==> flow/design.v <==
`timescale 1ns / 1ps
module LIFO(
    input logic clk,
    input logic reset,
    input logic push,
    input logic pop,
    input logic [7:0] din,
    output logic [7:0] dout,
    output logic full,
    output logic empty
    );
logic [7:0] mem [0:7];
logic [2:0] sp;
logic [3:0] count;
always_ff @(posedge clk) begin
    if (reset) begin
        sp <= 3'b0;
        count <= 4'b0;
    end else begin
        if (push && !full) begin
            mem[sp] <= din;
            sp <= sp + 1;
            count <= count + 1;
        end
        if (pop && !empty && !push) begin
            sp <= sp - 1;
            count <= count - 1;
        end
    end
end
always_comb begin
    dout = (empty) ? 8'b0 : mem[sp - 1];
    full = (count == 4'd8);
    empty = (count == 4'd0);
end
endmodule
-- Step by step through the tools: LIFO
The steps from the RTL of LIFO to its reports follow in flow order.
Line numbers count from 1 in the design file above.
Operators carry their Yosys type and port widths (W data, S select, Z words).
Cell names lack the library's common part.
Not given: -
- design top: LIFO
- clock port: clk
- standard-cell library: sky130hd
- timing corner: tt_025C_1v80

-- Word-level counts
Counts by Yosys on the flattened word-level netlist (proc, flatten, opt, wreduce; memories kept). Register bits leave out memories and registers merged into their read ports (data or address). Print and check cells are left out. Cells with the same type and inputs are merged into one.
Yosys's memory passes give these memory sizes; they may raise the number of words (mostly to a power of two), join words into wider ones and drop unused or constant bits.
- noted register bits: 7
- noted memory bits (writable): 64
- noted memories: 1
- input bits: 12
- output and inout port bits: 10
- memories (name ; depth ; width ; read ports ; write ports ; line ; text):
    mem ; 8 ; 8 ; 1 ; 1 ; 12 ; logic [7:0] mem [0:7];
- $add $sub $neg: 4
- equal/unequal tests at 1
- muxes and demuxes: 11
- reductions and logical operators at 8
- operator list (kind ; count):
    $mux W8 ; 3
    $mux W3 ; 4
    $mux W4 ; 2
    $add A4 B1 Y4 const B ; 1
    $sub A4 B1 Y4 const B ; 1
    $eq A4 B4 Y1 const B ; 1
    $logic_not A4 Y1 ; 1
    $logic_and A1 B1 Y1 ; 3
    $logic_not A1 Y1 ; 3
    $add A3 B1 Y3 const B ; 1
    $sub A3 B1 Y3 const B ; 1
    $reduce_bool A2 Y1 ; 1
    $mux W1 ; 2

-- Depth
Depth = most cells in a row (Yosys ltp): at word level without a register or memory, in the mapped netlist without a sequential cell, where the memories' decode and read muxes count.
- noted depth after elaboration: 5
- ABC_AREA: 0
- depth in mapped cells at 9
- gate-level depth less buffers: 8

-- After synthesis
Yosys stat after the flow's synthesis: flattened, memories mapped to cells. It holds for the ABC_AREA given above (unset counts as 0); a run with the other value may have another netlist.
Totals and module areas in this step are rounded.
- standard cells after synthesis: 178
- mapped area at 3000 µm²
- noted area of sequential cells: 2100 µm²
- flip-flops: 71
- buffer cells at 9
- cell types (cell ; count ; total area (µm²)):
    edfxtp_1 ; 64 ; 1.92E+03
    mux4_2 ; 16 ; 360.346
    dfxtp_1 ; 7 ; 140.134
    nand2_1 ; 20 ; 75.072
    xnor2_1 ; 6 ; 52.55
    nor2_1 ; 11 ; 41.29
    a21oi_1 ; 8 ; 40.038
    ha_1 ; 3 ; 37.536
    nor3_1 ; 7 ; 35.034
    buf_4 ; 4 ; 30.029
    nor4b_4 ; 1 ; 23.773
    xor2_1 ; 2 ; 17.517
    a2111oi_2 ; 1 ; 15.014
    nand3b_1 ; 2 ; 15.014
    clkbuf_8 ; 1 ; 13.763
    a31oi_1 ; 2 ; 12.512
    nor4_2 ; 1 ; 12.512
    o22ai_1 ; 2 ; 12.512
Not listed: further types 17, cells in them 20.

-- Path before layout
Source: OpenSTA report_checks on the synthesized netlist (no wires, ideal clock, input and output delay 20% of the period each), path of least setup slack; recovery checks are left aside. Register names are those of the netlist, which keeps one name where synthesis merged equal registers.
- path type: flip-flop to output port
- start point: reg sp[0]
- end point: out dout[0]
- period: 2.42 ns
- noted launch time at the first pin: 0.000 ns
- noted data arrival time: 1.818 ns
- required time at 1.936 ns
- setup slack at 0.118 ns
- noted path delay: 1.818 ns
- noted driving pins on the path: 8
- path buffers at 2
- synthesis period reached at 2.302 ns
"path delay" = arrival - input delay + setup time.
At an output port there is no setup time.
"driving pins on the path": output pins that drive a net of the path, with the launching flip-flop's if there is one; two outputs of one cell count as two.
"synthesis period reached" is the clock period less the worst setup slack; recovery checks do not enter. This is arithmetic on one report: input and output delays are still those of the set period (20% each).
Between the ends stands the longest chain of elaborated cells between them, by number of cells; it is not shown to be the way that was timed. Of several equally long chains one is given.
A line is the first line of the expression or statement that the cell stems from. Yosys adds cells for indexed reads and writes and turns some case tables into memories.
The chain passes a memory read, where the word-level depth is cut; so it can be longer than that depth.
At most two assigning lines are given for a register; there are more.
- cell sequence: dfxtp_1 > buf_4 > inv_1 > ha_1 > clkbuf_1 > mux4_2 > nand2_1 > a21oi_1
- cells in the longest elaborated chain at 3
- elaborated cells on any way between the ends: 3
- RTL lines, path post-synthesis (element ; line ; text):
    start, declared ; 13 ; logic [2:0] sp;
    start, assigned ; 22 ; sp <= sp + 1;
    start, assigned ; 26 ; sp <= sp - 1;
    $sub A3 B1 Y3 ; 32 ; dout = (empty) ? 8'b0 : mem[sp - 1];
    $mem_v2 Z8 W8 ; 12 ; logic [7:0] mem [0:7];
    $mux W8 ; 32 ;
    end, declared ; 8 ; output logic [7:0] dout,

-- Worst path after layout
From the final timing report of flow run A: the path of least setup slack in the routed layout; clock arrival at registers is part of the times.
- path type: flip-flop to output port
- start point: reg sp[1]
- end point: out dout[1]
- period: 3.46 ns
- noted launch time at the first pin: 0.34 ns
- noted data arrival time: 2.52 ns
- required time at 2.77 ns
- setup slack at 0.25 ns
- noted driving pins on the path: 8
- path buffers at 2
Between the ends stands the longest chain of elaborated cells between them, by number of cells; it is not shown to be the way that was timed. Of several equally long chains one is given.
The chain passes a memory read, where the word-level depth is cut; so it can be longer than that depth.
At most two assigning lines are given for a register; there are more.
- cell sequence: dfxtp_1 > inv_1 > ha_1 > xnor2_1 > buf_4 > nand2_1 > a21oi_1 > clkdlybuf4s50_1
- cells in the longest elaborated chain at 3
- elaborated cells on any way between the ends: 3
- RTL lines, path after layout (element ; line ; text):
    start, declared ; 13 ; logic [2:0] sp;
    start, assigned ; 22 ; sp <= sp + 1;
    start, assigned ; 26 ; sp <= sp - 1;
    $sub A3 B1 Y3 ; 32 ; dout = (empty) ? 8'b0 : mem[sp - 1];
    $mem_v2 Z8 W8 ; 12 ; logic [7:0] mem [0:7];
    $mux W8 ; 32 ;
    end, declared ; 8 ; output logic [7:0] dout,

Add stored flow runs of LIFO

Measured data: module LIFO, platform sky130hd, 2 stored runs of the flow under differing settings, order arbitrary. Input and output delays are each 20% of the period that was set; the output load is 0.01 pF.
By "reached clock period" is meant the clock period of the run minus its worst setup slack. This is arithmetic on one report: input and output delays are still those of the set period (20% each).
"critical path time" is the time allowed to the run's worst setup path (the clock period less input and output delay, where it has them) less its slack. Clock arrival times count: a late capture clock shortens it, a late launch clock lengthens it.
"total power after layout": no workload was simulated; the value follows from the tool's default switching activity.
Results are given in rounded form.

Flow run A
Settings were period_ns = 3.46; CORE_UTILIZATION = 40; SETUP_SLACK_MARGIN = 0.0; PLACE_DENSITY = 0.84; CELL_PAD_IN_SITES_GLOBAL_PLACEMENT = 3; GPL_TIMING_DRIVEN = 1; MAX_ROUTING_LAYER = met5; CAP_MARGIN = 20; CORE_MARGIN = 2; SLEW_MARGIN = 20
- noted the utilization of the finished layout: 0.5
- total negative setup slack at 0.000 ns
- reached clock period at 3.208 ns
- critical path time at 2.52 ns
- class of the worst setup path: flip-flop to output port
- worst hold slack in the final report: 0.63 ns
- noted the total power after layout: 0.0031 W
- chip area after synthesis (Yosys) at 3000 µm²
- noted the smallest setup slack: 0.25 ns
- noted the area of the die: 8200 µm²
- standard-cell area of the final layout: 3600 µm²

Flow run B
Settings were period_ns = 2.93; CORE_UTILIZATION = 44; PLACE_DENSITY_LB_ADDON = 0.28; CORE_ASPECT_RATIO = 0.82; GPL_TIMING_DRIVEN = 0; CAP_MARGIN = 35; SLEW_MARGIN = 35; CORE_MARGIN = 2
- noted the utilization of the finished layout: 0.55
- total negative setup slack at 0.000 ns
- reached clock period at 2.797 ns
- critical path time at 2.21 ns
- class of the worst setup path: flip-flop to output port
- worst hold slack in the final report: 0.65 ns
- noted the total power after layout: 0.0038 W
- chip area after synthesis (Yosys) at 3000 µm²
- noted the smallest setup slack: 0.13 ns
- noted the area of the die: 7500 µm²
- standard-cell area of the final layout: 3700 µm²
